==> flow/design.v <==
`default_nettype none
module fpga_top ( 
   led_o,
   clk_i, arstn_i, freq_up_i, freq_dwn_i
   );
  localparam CLK_FREQ   = 50000000;
  localparam FREQ_STEPS = 10;
  localparam MAX_FREQ   = 50;
  localparam MIN_FREQ   = 1;
  localparam SCALE_DIV  = 10;
  localparam NUM_SYNC   = 3;
  localparam DEBOUNCE   = 16;
  localparam BTN_ACTIVE = 0;
  localparam DBNC_WDTH  = $clog2(DEBOUNCE + 1);
  input   wire  clk_i;
  input   wire  arstn_i;
  input   wire  freq_up_i;
  input   wire  freq_dwn_i;
  output  wire  led_o;
  reg [NUM_SYNC-1:0]  freq_up_sync;
  reg [NUM_SYNC-1:0]  freq_dwn_sync;
  reg [DBNC_WDTH-1:0] debounce_counter;
  wire                freq_up_active;
  wire                freq_dwn_active;
  wire                button_pushed;
  wire                button_released;
  reg                 freq_up;
  reg                 freq_dwn;
  integer i;
  reg button_state;
  localparam IDLE   = 1'b0;
  localparam ACTION = 1'b1;
  generate
    if(BTN_ACTIVE) begin   
      assign freq_up_active   = freq_up_i;
      assign freq_dwn_active  = freq_dwn_i;
    end
    else begin   
      assign freq_up_active   = ~freq_up_i;
      assign freq_dwn_active  = ~freq_dwn_i;
    end
  endgenerate
  always @ (posedge clk_i, negedge arstn_i) begin
    if(~arstn_i) begin
      for(i=0; i<NUM_SYNC; i=i+1) begin
        freq_up_sync[i]   <= 1'b0;
        freq_dwn_sync[i]  <= 1'b0;
      end
    end
    else begin
      for(i=0; i<NUM_SYNC; i=i+1) begin
        if(i==0) begin
          freq_up_sync[i]   <= freq_up_active;
          freq_dwn_sync[i]  <= freq_dwn_active;
        end
        else begin
          freq_up_sync[i]   <= freq_up_sync[i-1];
          freq_dwn_sync[i]  <= freq_dwn_sync[i-1];
        end
      end
    end
  end
  assign button_pushed    = freq_up_sync[NUM_SYNC-1] | freq_dwn_sync[NUM_SYNC-1];
  assign button_released  = ~button_pushed;
  always @ (posedge clk_i, negedge arstn_i) begin
    if(~arstn_i) begin
      freq_up           <= 1'b0;
      freq_dwn          <= 1'b0;
      debounce_counter  <= {DBNC_WDTH{1'b0}};
      button_state      <= IDLE;
    end
    else begin
      case(button_state)
        IDLE: begin
          if(button_pushed) begin  
            if(debounce_counter == DEBOUNCE) begin
              freq_up           <= freq_up_sync[NUM_SYNC-1];
              freq_dwn          <= freq_dwn_sync[NUM_SYNC-1];
              debounce_counter  <= {DBNC_WDTH{1'b0}};
              button_state      <= ACTION;
            end
            else
              debounce_counter  <= debounce_counter + {{(DBNC_WDTH-1){1'b0}},1'b1};
          end
          else
            debounce_counter  <= {DBNC_WDTH{1'b0}};
        end
        ACTION: begin
          freq_up   <= 1'b0;
          freq_dwn  <= 1'b0;
          if(button_released) begin  
            if(debounce_counter == DEBOUNCE) begin
              debounce_counter  <= {DBNC_WDTH{1'b0}};
              button_state      <= IDLE;
            end
            else
              debounce_counter  <= debounce_counter + {{(DBNC_WDTH-1){1'b0}},1'b1};
          end
          else
            debounce_counter  <= {DBNC_WDTH{1'b0}};
        end
      endcase
    end
  end
  defparam blink_led_inst.CLK_FREQ   = CLK_FREQ;
  defparam blink_led_inst.FREQ_STEPS = FREQ_STEPS;
  defparam blink_led_inst.MAX_FREQ   = MAX_FREQ;
  defparam blink_led_inst.MIN_FREQ   = MIN_FREQ;
  defparam blink_led_inst.SCALE_DIV  = SCALE_DIV;
  blink_led
    blink_led_inst (
      .clk_i      (clk_i),
      .arstn_i    (arstn_i),
      .freq_up_i  (freq_up),
      .freq_dwn_i (freq_dwn),
      .led_o      (led_o)
    );
endmodule  
`default_nettype wire
`default_nettype none
module blink_led
# (
    parameter CLK_FREQ    = 50000000,
    parameter FREQ_STEPS  = 10,
    parameter MAX_FREQ    = 100,
    parameter MIN_FREQ    = 1,
    parameter SCALE_DIV   = 10
  )
( 
   led_o,
   clk_i, arstn_i, freq_up_i, freq_dwn_i
   );
  localparam COUNTER_WIDTH = $clog2(SCALE_DIV * (CLK_FREQ / (2 * MIN_FREQ)));
  localparam PTR_WIDTH     = $clog2(FREQ_STEPS + 1);
  input   wire  clk_i;
  input   wire  arstn_i;
  input   wire  freq_up_i;
  input   wire  freq_dwn_i;
  output  reg   led_o;
  reg  [COUNTER_WIDTH-1:0] counter;
  wire [COUNTER_WIDTH-1:0] nxt_counter;
  reg  [COUNTER_WIDTH-1:0] limit;
  reg  [PTR_WIDTH-1:0]     limit_ptr;
  wire [COUNTER_WIDTH-1:0] limit_array [FREQ_STEPS:0];
  wire                     change;
  wire [PTR_WIDTH-1:0]     ptr_up;
  wire [PTR_WIDTH-1:0]     ptr_dwn;
  genvar I;
  generate
    for(I=0; I<=FREQ_STEPS; I=I+1) begin: limit_calc_gen
      assign limit_array[I] = SCALE_DIV * (CLK_FREQ / (2 * (MIN_FREQ + ((I * (MAX_FREQ - MIN_FREQ)) / FREQ_STEPS))));
    end
  endgenerate
  assign change = freq_up_i ^ freq_dwn_i;  
  assign ptr_up  = (limit_ptr == (FREQ_STEPS)) ? limit_ptr : limit_ptr + {{(PTR_WIDTH-1){1'b0}},1'b1};
  assign ptr_dwn = (limit_ptr == 0) ? limit_ptr : limit_ptr - {{(PTR_WIDTH-1){1'b0}},1'b1};
  assign nxt_counter = counter + {{(COUNTER_WIDTH-1){1'b0}},1'b1};
  always @ (posedge clk_i, negedge arstn_i) begin
    if(~arstn_i) begin
      limit     <= limit_array[0];
      limit_ptr <= {PTR_WIDTH{1'b0}};
    end
    else begin
      if(change) begin  
        if(freq_up_i) begin  
          limit     <= limit_array[ptr_up];
          limit_ptr <= ptr_up;
        end
        else begin  
          limit     <= limit_array[ptr_dwn];
          limit_ptr <= ptr_dwn;
        end
      end
    end
  end
  always @ (posedge clk_i, negedge arstn_i) begin
    if(~arstn_i) begin
      counter <= {COUNTER_WIDTH{1'b0}};
      led_o   <= 1'b0;
    end
    else begin
      if(nxt_counter >= limit) begin
        counter <= {COUNTER_WIDTH{1'b0}};
        led_o   <= ~led_o;
      end
      else
        counter <= nxt_counter;
    end
  end
endmodule  
`default_nettype wire
# Tool chain data of fpga_top

The steps from the RTL of fpga_top to its reports follow in flow order.
Lines are those of the file above, counted from 1.
Operators: Yosys type, input widths -> output width; for muxes data width and select width s.
A cell with -- has no value.

Top module: fpga_top
Clock port: clk_i
Cell library: sky130hd
Library corner: tt_025C_1v80

# Word level

Counts by Yosys on the flattened word-level netlist (proc, flatten, opt, wreduce; memories kept). Register bits leave out memories and registers merged into their read ports (data or address). Print and check cells are left out. Cells with the same type and inputs are merged into one.

Register bits after elaboration: 75
Input bits: 4
Output and inout port bits: 1

$add $sub $neg: 4
$lt $le $gt $ge: 1
Equality and inequality tests: 24
Muxes and demuxes: 22
Bitwise operators: 6
Reductions and logical operators: 4

Operators by type and width:

| operator              | count |
| $pmux 28 s11          | 2 |
| $mux 28               | 2 |
| $eq 4x3->1 const B    | 8 |
| $add 28x1->28 const B | 1 |
| $ge 28x28->1          | 1 |
| $eq 4x4->1 const B    | 7 |
| $eq 4x2->1 const B    | 4 |
| $mux 5                | 3 |
| $logic_not 4->1       | 3 |
| $mux 4                | 3 |
| $pmux 5 s2            | 1 |
| $eq 4x1->1 const B    | 2 |
| $mux 1                | 8 |
| $pmux 1 s2            | 3 |
| $add 5x1->5 const B   | 1 |
| $eq 5x5->1 const B    | 1 |
| $not 1->1             | 4 |
| $ne 2x2->1 const B    | 2 |
| $add 4x1->4 const B   | 1 |
| $sub 4x1->4 const B   | 1 |
| $reduce_and 2->1      | 1 |
| $or 1x1->1            | 1 |
| $xor 1x1->1           | 1 |

# Longest topological paths

Depth = most cells in a row (Yosys ltp): at word level without a register or memory, in the mapped netlist without a sequential cell, where the memories' decode and read muxes count.

Word-level depth: 5
ABC_AREA: 0
Gate-level depth with buffers: 15

# Mapped cells and area

Source: synth_stat.txt of the flow (Yosys; design flattened, memories mapped). It holds for the ABC_AREA given above (unset counts as 0); a run with the other value may have another netlist.
The area totals of this step are shown rounded.

Cell types:

| cell                      | count | area in all (µm²) |
| sky130_fd_sc_hd__dfrtp_1  | 61    | 1.53E+03 |
| sky130_fd_sc_hd__ha_1     | 35    | 437.92 |
| sky130_fd_sc_hd__dfstp_2  | 12    | 315.302 |
| sky130_fd_sc_hd__nor2b_1  | 37    | 231.472 |
| sky130_fd_sc_hd__nor2_1   | 49    | 183.926 |
| sky130_fd_sc_hd__nand2_1  | 47    | 176.419 |
| sky130_fd_sc_hd__xnor2_1  | 20    | 175.168 |
| sky130_fd_sc_hd__a21oi_1  | 34    | 170.163 |
| sky130_fd_sc_hd__inv_1    | 39    | 146.39 |
| sky130_fd_sc_hd__xor2_1   | 15    | 131.376 |
| sky130_fd_sc_hd__o21ai_0  | 26    | 130.125 |
| sky130_fd_sc_hd__nand3_1  | 23    | 115.11 |
| sky130_fd_sc_hd__nor3_1   | 14    | 70.067 |
| sky130_fd_sc_hd__a31oi_1  | 11    | 68.816 |
| sky130_fd_sc_hd__nand2b_1 | 11    | 68.816 |
| sky130_fd_sc_hd__buf_2    | 13    | 65.062 |
| sky130_fd_sc_hd__nand4_1  | 10    | 62.56 |
| sky130_fd_sc_hd__and2_1   | 9     | 56.304 |

Not listed: further types 56, cells in them 143.

Mapped cells: 609
Cell area after synthesis: 5255 µm²
Sequential area: 1842 µm²
Flip-flop cells: 73
Buffer cells: 31

The figures by module come from a second, unflattened synthesis with its own total; it is not the netlist above.

Cell total of the unflattened synthesis: 635
Area (unflattened synthesis): 5608 µm²

Rows give one instance, submodules left out.

Modules:

| module    | instances | cells | area (µm²) |
| blink_led | 1         | 590   | 5065 |
| fpga_top  | 1         | 45    | 543.0 |

# Path before layout

OpenSTA on the mapped netlist: ideal clock, no wires. The path of least setup slack (recovery checks aside). Input and output delay are each 20% of the period. Register names are those of the netlist, which keeps one name where synthesis merged equal registers.

Kind: reg2reg
From: register blink_led_inst.counter[0]
To: register blink_led_inst.led_o
Clock period: 3.56 ns
Arrival: 3.252 ns
Data required time: 3.432 ns
Path slack: 0.180 ns
Path delay: 3.380 ns
Stages on the path: 16
Buffers on the path: 2
Synthesis period reached: 3.38 ns

"path delay" = arrival - input delay + setup time.
"stages on the path" counts driving pins, that of a launching flip-flop among them; a cell with two outputs on the path counts twice.
"synthesis period reached" is the clock period less the worst setup slack; recovery checks do not enter. This is arithmetic on one report: input and output delays are still those of the set period (20% each).
The rows between start and end are the longest chain of elaborated cells between them; the timing report does not say that the signal goes this way. Where chains are equally long, one stands for them.
A line is the first line of the expression or statement that the cell stems from. Yosys adds cells for indexed reads and writes and turns some case tables into memories.
At most two assigning lines are given for a register; there are more.

Cell sequence: sky130_fd_sc_hd__dfrtp_1 -> sky130_fd_sc_hd__ha_1 -> sky130_fd_sc_hd__nand4_1 -> sky130_fd_sc_hd__or3_1 -> sky130_fd_sc_hd__nor2_1 -> sky130_fd_sc_hd__nand4_1 -> sky130_fd_sc_hd__xnor2_1 -> sky130_fd_sc_hd__ha_1 -> sky130_fd_sc_hd__o21ai_0 -> sky130_fd_sc_hd__nand2b_1 -> sky130_fd_sc_hd__a21oi_1 -> sky130_fd_sc_hd__nor2_1 -> sky130_fd_sc_hd__or4_1 -> sky130_fd_sc_hd__clkbuf_1 -> sky130_fd_sc_hd__buf_2 -> sky130_fd_sc_hd__xor2_1
Length of the longest elaborated chain: 2
Elaborated cells between the ends (all ways): 2

Ends and longest elaborated chain, after synthesis:

| element       | RTL line | RTL |
| from (decl)   | 140      | `reg  [COUNTER_WIDTH-1:0] counter;` |
| from (assign) | 178      | `counter <= {COUNTER_WIDTH{1'b0}};` |
| from (assign) | 187      | `counter <= nxt_counter;` |
| $add 28x1->28 | 157      | `assign nxt_counter = counter + {{(COUNTER_WIDTH-1){1'b0}},1'b1};` |
| $ge 28x28->1  | 182      | `if(nxt_counter >= limit) begin` |
| to (assign)   | 179      | `led_o   <= 1'b0;` |
| to (assign)   | 184      | `led_o   <= ~led_o;` |
| to (decl)     | 139      | `output  reg   led_o;` |

# Timing after layout

From the final timing report of job 1: the path of least setup slack in the routed layout; clock arrival at registers is part of the times.

Kind: reg2reg
From: register blink_led_inst.counter[0]
To: register blink_led_inst.led_o
Clock period: 5.09 ns
Arrival: 4.23 ns
Data required time: 5.25 ns
Path slack: 1.02 ns
Stages on the path: 14
Buffers on the path: 0

The rows between start and end are the longest chain of elaborated cells between them; the timing report does not say that the signal goes this way. Where chains are equally long, one stands for them.
At most two assigning lines are given for a register; there are more.

Cell sequence: sky130_fd_sc_hd__dfrtp_1 -> sky130_fd_sc_hd__ha_1 -> sky130_fd_sc_hd__nand4_1 -> sky130_fd_sc_hd__or3_1 -> sky130_fd_sc_hd__nor2_1 -> sky130_fd_sc_hd__nand2_1 -> sky130_fd_sc_hd__xnor2_1 -> sky130_fd_sc_hd__ha_1 -> sky130_fd_sc_hd__nand3_1 -> sky130_fd_sc_hd__nor3_1 -> sky130_fd_sc_hd__o211ai_1 -> sky130_fd_sc_hd__a31oi_1 -> sky130_fd_sc_hd__or4_1 -> sky130_fd_sc_hd__xor2_1
Length of the longest elaborated chain: 2
Elaborated cells between the ends (all ways): 2

Ends and longest elaborated chain, after layout:

| element       | RTL line | RTL |
| from (decl)   | 140      | `reg  [COUNTER_WIDTH-1:0] counter;` |
| from (assign) | 178      | `counter <= {COUNTER_WIDTH{1'b0}};` |
| from (assign) | 187      | `counter <= nxt_counter;` |
| $add 28x1->28 | 157      | `assign nxt_counter = counter + {{(COUNTER_WIDTH-1){1'b0}},1'b1};` |
| $ge 28x28->1  | 182      | `if(nxt_counter >= limit) begin` |
| to (assign)   | 179      | `led_o   <= 1'b0;` |
| to (assign)   | 184      | `led_o   <= ~led_o;` |
| to (decl)     | 139      | `output  reg   led_o;` |

Hand-over note for fpga_top

Module fpga_top, platform sky130hd: 2 stored runs of the flow (Yosys, OpenROAD) with differing settings, in no particular order. Input and output delays are each 20% of the period that was set; the output load is 0.01 pF.
"clock period reached" = clock period - worst setup slack. The figure is calculated, with input and output delays left at 20% of the set period.
"critical path time" = time allowed to the worst setup path (clock period - input delay - output delay, where it has them) - its slack; a late launch clock adds to it, a late capture clock takes from it.
"overall power" rests on the timing tool's default activity at the inputs, not on a simulated workload.
The measured numbers are rounded.
A setting shown as -- is not set for that run.

| name                                  | job 1   | job 2   |
| period_ns                             | 5.09    | 6.26    |
| CORE_UTILIZATION                      | 22      | 29      |
| PLACE_DENSITY_LB_ADDON                | 0.24    | 0.27    |
| CORE_MARGIN                           | 4       | 2       |
| TNS_END_PERCENT                       | 5       | --      |
| GPL_TIMING_DRIVEN                     | 1       | --      |
| CAP_MARGIN                            | 10      | 10      |
| MIN_ROUTING_LAYER                     | met1    | --      |
| SLEW_MARGIN                           | 20      | 20      |
| ABC_AREA                              | --      | 1       |
| GPL_ROUTABILITY_DRIVEN                | --      | 0       |
| CTS_CLUSTER_SIZE                      | --      | 13      |
| standard-cell area after layout (µm²) | 5891    | 5608    |
| critical path time (ns)               | 4.07    | 3.79    |
| kind of the worst setup path          | reg2reg | reg2reg |
| synthesized cell area (µm²)           | 5255    | 4962    |
| utilization after layout (%)          | 25.1    | 33.7    |
| overall power (mW)                    | 2.662   | 2.788   |
| total die area (µm²)                  | 26420   | 18170   |
| worst setup slack after layout (ns)   | 1.024   | 2.470   |
| worst hold slack (ns)                 | 0.353   | 0.347   |
| clock period reached (ns)             | 4.066   | 3.790   |
| total negative setup slack (ns)       | 0.000   | 0.000   |

End of note.
